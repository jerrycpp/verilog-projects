==> flow/design.v <==
module led_fsm (clk, inp, out, rst);
    input [3:0] inp;
    input clk, rst;
    output reg [3:0] out;
    parameter DEF_STR = 4'b0011;
    parameter CYCLE = 125000000;
    localparam STATE_RST = 2'b00, STATE_SL = 2'b01, STATE_SR = 2'b10, STATE_PAUSE = 2'b11;
    wire ov;
    reg [26:0] counter;
    reg [1:0] state, next_state;
    always @ (posedge clk or posedge rst) begin
        if (rst) begin
            state <= STATE_RST;
        end
        else begin
            state <= next_state;
        end
    end
    always @* begin
        next_state = state;
        case (state) 
            STATE_RST : begin 
                if (inp == 4'b0010) begin
                    next_state = STATE_SL;
                end
                else if (inp == 4'b0100) begin
                    next_state = STATE_SR;
                end
                else if (inp == 4'b1000) begin
                    next_state = STATE_PAUSE;
                end
            end
            STATE_SL : begin
                if (inp == 4'b0001) begin
                    next_state = STATE_RST;
                end
                else if (inp == 4'b0100) begin
                    next_state = STATE_SR;
                end
                else if (inp == 4'b1000) begin
                    next_state = STATE_PAUSE;
                end
            end
            STATE_SR : begin
                if (inp == 4'b0001) begin
                    next_state = STATE_RST;
                end
                else if (inp == 4'b0010) begin
                    next_state = STATE_SR;
                end
                else if (inp == 4'b1000) begin
                    next_state = STATE_PAUSE;
                end
            end
            STATE_PAUSE : begin
                if (inp == 4'b0001) begin
                    next_state = STATE_RST;
                end
                else if (inp == 4'b0010) begin
                    next_state = STATE_SL;
                end
                else if (inp == 4'b0100) begin
                    next_state = STATE_SR;
                end
            end
            default : begin
            end
        endcase
    end
    always @ (posedge clk or posedge rst) begin
        if (rst) counter <= 0;
        else begin
            if (counter == CYCLE - 1) counter <= 0;
            else counter <= counter + 1;
        end
    end
    assign ov = (counter == CYCLE - 1);
    always @ (posedge clk or posedge rst) begin
        if (rst) begin
            out <= DEF_STR;
        end
        else begin
            if (state == STATE_SL && ov) begin
                out <= {out[2:0],out[3]};
            end
            else if (state == STATE_SR && ov) begin
                out <= {out[0],out[3:1]};
            end
            else if (state == STATE_RST) begin
                out <= DEF_STR;
            end
            else if (state == STATE_PAUSE) begin
                out <= out;
            end
        end
    end
endmodule
---- Reports on led_fsm ----
The steps from the RTL of led_fsm to its reports follow in flow order.
Lines are those of the file above, counted from 1.
Library cell names are shortened.
Not given: -
inputs
  top module .............................. led_fsm
  clock ................................... clk
  standard-cell library ................... sky130hd
  corner .................................. tt_025C_1v80

---- After elaboration ----
Counts by Yosys on the flattened word-level netlist (proc, flatten, opt, wreduce; memories kept). Register bits leave out memories and registers merged into their read ports (data or address). Print and check cells are left out. Cells with the same type and inputs are merged into one.
operators by class
  add/sub/neg operators ................... 1
  muxes and demuxes ....................... 14
  reductions and logical operators ........ 4
  equality and inequality tests ........... 9
operators with widths
  kind                                            count
  adder 27 x 1 -> 27 bit (second input constant)  1
  == test 27 bit (second input constant)          1
  2-to-1 mux 27 bit                               1
  2-to-1 mux 2 bit                                9
  2-to-1 mux 4 bit                                3
  parallel mux 2 bit (select 4 bit)               1
  == test 2 bit (second input constant)           2
  == test 4 x 1 -> 1 bit (second input constant)  1
  == test 4 x 2 -> 1 bit (second input constant)  1
  == test 4 x 3 -> 1 bit (second input constant)  1
  == test 4 bit (second input constant)           1
  inequality test 4 bit (second input constant)   1
  nonzero test 3 bit                              1
  logical AND 1 bit                               2
  == test 2 x 1 -> 1 bit (second input constant)  1
  logical NOT 2 bit                               1
storage and ports
  cells after elaboration ................. 31
  output and inout bits ................... 4
  flip-flop bits (word level) ............. 33

---- Longest topological paths ----
Yosys ltp: most cells in a row. Word level: on the elaborated netlist, between registers, memories and ports. Mapped: between sequential cells and ports; inverters and the memories' decode and read muxes count.
logic depth
  word-level depth ........................ 5
  ABC_AREA ................................ 0
  mapped depth ............................ 7
  depth with buffers taken out ............ 5

---- Mapped cells and area ----
The flow's flattened synthesis, as Yosys stat reports it; memories are mapped. The netlist is that of the ABC_AREA named above (0 if unset); the other value can give another one.
The area totals of this step are shown rounded.
cell types
  cell type  count  total area (um^2)
  dfrtp_1    32     800.768
  xnor2_1    10     87.584
  dfstp_2    3      78.826
  xor2_1     9      78.826
  nand3_1    13     65.062
  nor2_1     13     48.797
  nand2_1    12     45.043
  o21ai_0    9      45.043
  or4_1      6      45.043
  and4_1     5      43.792
  nand4_1    6      37.536
  o31ai_1    5      37.536
  a21oi_1    7      35.034
  a2bb2oi_2  2      30.029
  clkbuf_1   7      26.275
  inv_1      7      26.275
  o2bb2ai_1  3      26.275
  and3_1     4      25.024
Not listed: further types 21, cells in them 34.
mapped netlist
  area of sequential cells ................ 880 um^2
  chip area (Yosys) ....................... 1800 um^2
  mapped cells ............................ 187
  flip-flop cells ......................... 35
  buffers ................................. 9

---- Worst setup path after synthesis ----
Path of least setup slack by OpenSTA after synthesis, without wires, with an ideal clock, recovery checks aside; 20% of the period is set as input and as output delay. Where synthesis merged equal registers, the netlist keeps one of their names.
path after synthesis
  path type ............................... register -> register
  start ................................... reg counter[23]
  end ..................................... reg counter[22]
  data arrival time ....................... 1942 ps
  path delay .............................. 2072 ps
  path buffers ............................ 2
  setup time .............................. 130 ps
  setup slack ............................. 968 ps
  clock period ............................ 3040 ps
  launch time at the first pin ............ 0 ps
  stages .................................. 7
  synthesis period reached ................ 2072 ps
"path delay" = arrival - input delay + setup time.
"stages" counts driving pins, that of a launching flip-flop among them; a cell with two outputs on the path counts twice.
"synthesis period reached" = period - worst setup slack (recovery checks aside). The figure is calculated, with input and output delays left at 20% of the set period.
Between the ends stands the longest chain of elaborated cells between them, by number of cells; it is not shown to be the way that was timed. Of several equally long chains one is given.
A line is the first line of the expression or statement that the cell stems from. Yosys adds cells for indexed reads and writes and turns some case tables into memories.
A register here has more assigning lines than the two given.
between the ends, after synthesis
  path through ............................ dfrtp_1 -> or4b_1 -> or4_1 -> buf_2 -> nor2_4 -> buf_4 -> a21oi_1
  cells in the longest elaborated chain ... 2
ends and longest elaborated chain, after synthesis
  what                line  source
  start: declaration  9     reg [26:0] counter;
  start: assignment   71    if (rst) counter <= 0;
  start: assignment   74    else counter <= counter + 1;
  == test 27 bit      73    if (counter == CYCLE - 1) counter <= 0;
  2-to-1 mux 27 bit   73
  end: assignment     73
  end: assignment     74
  end: declaration    9

---- Path in the finished layout ----
From the final timing report of run 2: the path of least setup slack in the routed layout; clock arrival at registers is part of the times.
The path's times are printed in steps of 10 ps; the period is the one set.
path after layout
  path type ............................... register -> register
  start ................................... reg counter[18]
  end ..................................... reg counter[16]
  launch time at the first pin ............ 290 ps
  stages .................................. 6
  clock period ............................ 1450 ps
  data arrival time ....................... 2170 ps
  setup slack ............................. -550 ps
  setup time .............................. 120 ps
  path buffers ............................ 1
Between the ends stands the longest chain of elaborated cells between them, by number of cells; it is not shown to be the way that was timed. Of several equally long chains one is given.
A register here has more assigning lines than the two given.
between the ends, after layout
  path through ............................ dfrtp_1 -> or4b_4 -> or4_4 -> buf_4 -> o221ai_2 -> o31ai_2
  cells in the longest elaborated chain ... 2
ends and longest elaborated chain, after layout
  what                line  source
  start: declaration  9     reg [26:0] counter;
  start: assignment   71    if (rst) counter <= 0;
  start: assignment   74    else counter <= counter + 1;
  == test 27 bit      73    if (counter == CYCLE - 1) counter <= 0;
  2-to-1 mux 27 bit   73
  end: assignment     73
  end: assignment     74
  end: declaration    9

Wiki page: led_fsm / flow data

Top module led_fsm; platform sky130hd; tools Yosys and OpenROAD; 2 stored runs in no particular order. Input and output delays are each 20% of the period that was set; the output load is 0.01 pF.
"period achieved" is the run's clock period less its worst setup slack. It is reckoned from that one timing run; input and output delays stay at 20% of the period that was set.
"worst setup path time" is the time allowed to the run's worst setup path (the clock period less input and output delay, where it has them) less its slack. Clock arrival times count: a late capture clock shortens it, a late launch clock lengthens it.
"overall power" is the tool's figure for a default switching activity; nothing was simulated.
"worst setup path time" is known to 10 ps.
Values from the reports are rounded here.

======== run 1 ========
==> flow/run.sh <==
#!/bin/bash
# the make line also repeats the synthesis and layout settings of config.mk as NAME=value (left out here)
make -C /OpenROAD-flow-scripts/flow DESIGN_CONFIG=/design/flow/config.mk WORK_HOME=/design/flow/orfs CLKGATE_MAP_FILE= finish
==> flow/config.mk <==
export PLATFORM = sky130hd
export DESIGN_NAME = led_fsm
export DESIGN_NICKNAME = led_fsm
export VERILOG_FILES = /design/flow/design.v
export SDC_FILE = /design/flow/constraint.sdc
export NUM_CORES = 4
export LEC_CHECK = 0
export ABC_AREA = 1
export CAP_MARGIN = 30
export CELL_PAD_IN_SITES_DETAIL_PLACEMENT = 2
export CORE_ASPECT_RATIO = 1.95
export CORE_MARGIN = 2
export CORE_UTILIZATION = 51
export HOLD_SLACK_MARGIN = 0.13
export MAX_ROUTING_LAYER = met5
export PLACE_DENSITY_LB_ADDON = 0.28
export SETUP_SLACK_MARGIN = 0.63
export SLEW_MARGIN = 20
==> flow/constraint.sdc <==
create_clock -name core_clock -period 3.59 [get_ports {clk}]
set_input_delay 0.7180 -clock core_clock [delete_from_list [all_inputs] [get_ports {clk}]]
set_output_delay 0.7180 -clock core_clock [all_outputs]
set_load 0.01 [all_outputs]

-------- run 1 --------
  did not finish, placement stopped with DPL-0033

======== run 2 ========
==> flow/run.sh <==
#!/bin/bash
# the make line also repeats the synthesis and layout settings of config.mk as NAME=value (left out here)
make -C /OpenROAD-flow-scripts/flow DESIGN_CONFIG=/design/flow/config.mk WORK_HOME=/design/flow/orfs CLKGATE_MAP_FILE= finish
==> flow/config.mk <==
export PLATFORM = sky130hd
export DESIGN_NAME = led_fsm
export DESIGN_NICKNAME = led_fsm
export VERILOG_FILES = /design/flow/design.v
export SDC_FILE = /design/flow/constraint.sdc
export NUM_CORES = 4
export LEC_CHECK = 0
export ABC_AREA = 0
export CAP_MARGIN = 20
export CELL_PAD_IN_SITES_GLOBAL_PLACEMENT = 2
export CORE_ASPECT_RATIO = 1.73
export CORE_MARGIN = 5
export CORE_UTILIZATION = 43
export GPL_ROUTABILITY_DRIVEN = 1
export MIN_ROUTING_LAYER = met2
export PLACE_DENSITY_LB_ADDON = 0.1
export SLEW_MARGIN = 20
==> flow/constraint.sdc <==
create_clock -name core_clock -period 1.45 [get_ports {clk}]
set_input_delay 0.2900 -clock core_clock [delete_from_list [all_inputs] [get_ports {clk}]]
set_output_delay 0.2900 -clock core_clock [all_outputs]
set_load 0.01 [all_outputs]

-------- measured, run 2 --------
  worst setup slack after layout .......... -550 ps
  total negative slack on setup checks .... -10000 ps
  worst setup path time ................... 2000 ps
  worst path kind ......................... register -> register
  overall die area ........................ 5800 um^2
  period achieved ......................... 2002 ps
  standard-cell area of the final layout .. 2700 um^2
  utilization in the final report ......... 65 %
  overall power ........................... 2000 uW
  netlist area reported by Yosys .......... 1800 um^2
