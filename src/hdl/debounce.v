==> flow/design.v <==
module debounce (clk, inp, out, rst);
    input clk, inp, rst;
    output reg out;
    reg [3:0] state;
    reg [21:0] cycle;
    parameter BOUNCING_TIME = 1250000;
    always @ (posedge clk or posedge rst) begin
        if (rst) begin
            state <= 4'b0000;
            out <= 0;
            cycle <= 0;
        end
        else begin
            if (state == 4'b1111) out <= 1;
            else out <= 0;
            if (cycle == BOUNCING_TIME) begin
                state <= {state[2:0], inp};
                cycle <= 0;
            end
            else cycle <= cycle + 1;
        end
    end
endmodule
# Tool chain data of debounce

The steps from the RTL of debounce to its reports follow in flow order.
Lines are those of the file above, counted from 1.
Operators carry their Yosys type and port widths (W data, S select, Z words).
A cell with - has no value.

Top module: debounce
Clock port: clk
Library: sky130hd
Library corner: tt_025C_1v80

# Word level

Counts by Yosys on the flattened word-level netlist (proc, flatten, opt, wreduce; memories kept). Register bits leave out memories and registers merged into their read ports (data or address); mux counts leave out enables and synchronous resets folded into registers. Print and check cells are left out. Cells with the same type and inputs are merged into one.

Flip-flop bits (word level): 27
Input port bits: 3
Output and inout bits: 1
Cells after elaboration: 8

$add $sub $neg: 1
Equality and inequality tests: 2
Muxes and demuxes: 2

Operators by type and width:

| cell                    | count |
| $add A22 B1 Y22 const B | 1 |
| $eq A22 B21 Y1 const B  | 1 |
| $mux W22                | 1 |
| $eq A4 B4 Y1 const B    | 1 |
| $mux W1                 | 1 |

# Depth

Yosys ltp: most cells in a row. Word level: on the elaborated netlist, between registers, memories and ports. Mapped: between sequential cells and ports; inverters and the memories' decode and read muxes count.

Depth after elaboration: 2
ABC_AREA: 0
Gate-level depth with buffers: 7
Depth with buffers taken out: 6

# Netlist

The flow's flattened synthesis, as Yosys stat reports it; memories are mapped. The netlist is that of the ABC_AREA named above (0 if unset); the other value can give another one.
The area totals of this step are shown rounded.

Cell types:

| cell                     | count | area in all (um^2) |
| sky130_fd_sc_hd__dfrtp_1 | 27    | 675.648 |
| sky130_fd_sc_hd__xnor2_1 | 12    | 105.101 |
| sky130_fd_sc_hd__xor2_1  | 6     | 52.55 |
| sky130_fd_sc_hd__mux2_2  | 4     | 45.043 |
| sky130_fd_sc_hd__nor2_1  | 12    | 45.043 |
| sky130_fd_sc_hd__nand4_1 | 7     | 43.792 |
| sky130_fd_sc_hd__ha_1    | 2     | 25.024 |
| sky130_fd_sc_hd__nand3_1 | 5     | 25.024 |
| sky130_fd_sc_hd__nor3_1  | 5     | 25.024 |
| sky130_fd_sc_hd__nor4_2  | 2     | 25.024 |
| sky130_fd_sc_hd__nor4b_4 | 1     | 23.773 |
| sky130_fd_sc_hd__nand4_4 | 1     | 21.27 |
| sky130_fd_sc_hd__and4_1  | 2     | 17.517 |
| sky130_fd_sc_hd__nor4b_1 | 2     | 17.517 |
| sky130_fd_sc_hd__inv_1   | 4     | 15.014 |
| sky130_fd_sc_hd__nand2_1 | 4     | 15.014 |
| sky130_fd_sc_hd__nor3b_1 | 2     | 15.014 |
| sky130_fd_sc_hd__nor4b_2 | 1     | 15.014 |

Not listed: further types 8, cells in them 9.

Cell count: 108
Synthesis area: 1300 um^2
Sequential part of the area: 680 um^2
Mapped flip-flops: 27
Buffer cells: 2

# Worst setup path after synthesis

Path of least setup slack by OpenSTA after synthesis, without wires, with an ideal clock, recovery checks aside; 20% of the period is set as input and as output delay. Where synthesis merged equal registers, the netlist keeps one of their names.

Path type: flip-flop to flip-flop
Start point: reg cycle[0]
End point: reg state[0]
Clock period: 1.77 ns
Setup time: 0.125 ns
Launch time at the first pin: 0.000 ns
Arrival time: 1.661 ns
Data required time: 1.645 ns
Slack: -0.016 ns
Path delay: 1.786 ns
Stages on the path: 7
Buffers on the path: 0
Synthesis period reached: 1.786 ns

"path delay" = arrival - input delay + setup time.
"stages on the path" counts driving pins, that of a launching flip-flop among them; a cell with two outputs on the path counts twice.
"synthesis period reached" is the clock period less the worst setup slack; recovery checks do not enter. This is arithmetic on one report: input and output delays are still those of the set period (20% each).
The rows between start and end are the longest chain of elaborated cells between them; the timing report does not say that the signal goes this way. Where chains are equally long, one stands for them.
A line is the first line of the expression or statement that the cell stems from. Yosys adds cells for indexed reads and writes and turns some case tables into memories.
A register here has more assigning lines than the two given.

Path through: sky130_fd_sc_hd__dfrtp_1 > sky130_fd_sc_hd__inv_1 > sky130_fd_sc_hd__ha_1 > sky130_fd_sc_hd__nor3b_1 > sky130_fd_sc_hd__nand4_1 > sky130_fd_sc_hd__nor4b_4 > sky130_fd_sc_hd__mux2_2
Length of the longest elaborated chain: 1
Elaborated cells between the ends (all ways): 1
RTL lines with such cells: 1
Those cells by class: eq/ne: 1

RTL lines, path post-synthesis:

| element            | RTL line | text |
| start: declaration | 5        | `reg [21:0] cycle;` |
| start: assignment  | 11       | `cycle <= 0;` |
| start: assignment  | 20       | `else cycle <= cycle + 1;` |
| $eq A22 B21 Y1     | 16       | `if (cycle == BOUNCING_TIME) begin` |
| end: assignment    | 9        | `state <= 4'b0000;` |
| end: assignment    | 17       | `state <= {state[2:0], inp};` |
| end: declaration   | 4        | `reg [3:0] state;` |

# Timing after layout

Path of least setup slack in the final report of entry B (OpenROAD, finished layout, wires in). Where an end is a register, its clock arrival counts in the times.

Path type: flip-flop to flip-flop
Start point: reg cycle[13]
End point: reg state[1]
Clock period: 1.12 ns
Setup time: 0.09 ns
Launch time at the first pin: 0.33 ns
Arrival time: 2.18 ns
Data required time: 1.37 ns
Slack: -0.81 ns
Stages on the path: 6
Buffers on the path: 1

The rows between start and end are the longest chain of elaborated cells between them; the timing report does not say that the signal goes this way. Where chains are equally long, one stands for them.
A register here has more assigning lines than the two given.

Path through: sky130_fd_sc_hd__dfrtp_2 > sky130_fd_sc_hd__nor4b_2 > sky130_fd_sc_hd__nand4_1 > sky130_fd_sc_hd__nor4b_4 > sky130_fd_sc_hd__buf_6 > sky130_fd_sc_hd__mux2_4
Length of the longest elaborated chain: 1
Elaborated cells between the ends (all ways): 1
RTL lines with such cells: 1
Those cells by class: eq/ne: 1

RTL lines, path after layout:

| element            | RTL line | text |
| start: declaration | 5        | `reg [21:0] cycle;` |
| start: assignment  | 11       | `cycle <= 0;` |
| start: assignment  | 20       | `else cycle <= cycle + 1;` |
| $eq A22 B21 Y1     | 16       | `if (cycle == BOUNCING_TIME) begin` |
| end: assignment    | 9        | `state <= 4'b0000;` |
| end: assignment    | 17       | `state <= {state[2:0], inp};` |
| end: declaration   | 4        | `reg [3:0] state;` |

==> runs of debounce <==
Record of 2 stored runs of the RTL-to-layout flow on debounce, platform sky130hd. The runs are unordered. Constraints: input delay and output delay 20% of the set period each, output load 0.01 pF.
"clock period reached": clock period set for the run, less the worst setup slack. It is reckoned from that one timing run; input and output delays stay at 20% of the period that was set.
"critical setup path time" means the part of the period allowed to the worst setup path (the constraints hold back 20% at inputs and 20% at outputs) less its slack; where the path has registers, the arrival times of their clocks count too.
"overall power" is the tool's figure for a default switching activity; nothing was simulated.
The measured numbers are rounded.
A setting shown as -- is not set for that run.
A result given as -- is not shown for that run.

| setting or result                       | entry A | entry B                |
| period_ns                               | 2.59    | 1.12                   |
| CORE_UTILIZATION                        | 68      | 54                     |
| SETUP_SLACK_MARGIN                      | 0.64    | --                     |
| CORE_MARGIN                             | 6       | 2                      |
| CELL_PAD_IN_SITES_DETAIL_PLACEMENT      | 1       | 0                      |
| CTS_CLUSTER_SIZE                        | 78      | 51                     |
| CAP_MARGIN                              | 40      | 20                     |
| SLEW_MARGIN                             | 20      | 20                     |
| PLACE_DENSITY_LB_ADDON                  | --      | 0.07                   |
| CELL_PAD_IN_SITES_GLOBAL_PLACEMENT      | --      | 1                      |
| CTS_CLUSTER_DIAMETER                    | --      | 34                     |
| MIN_ROUTING_LAYER                       | --      | met2                   |
| MAX_ROUTING_LAYER                       | --      | met5                   |
| die outline area (um^2)                 | --      | 2800                   |
| clock period reached (ns)               | --      | 1.932                  |
| mapped cell area after synthesis (um^2) | --      | 1300                   |
| critical setup path time (ns)           | --      | 1.93                   |
| worst setup path type                   | --      | flip-flop to flip-flop |
| utilization after routing (%)           | --      | 91                     |
| worst setup slack after layout (ns)     | --      | -0.81                  |
| standard-cell area after layout (um^2)  | --      | 2000                   |
| sum of negative setup slack (ns)        | --      | -15                    |
| overall power (mW)                      | --      | 1.5                    |

Entry A: stopped before the end: clock tree synthesis reported DPL-0033
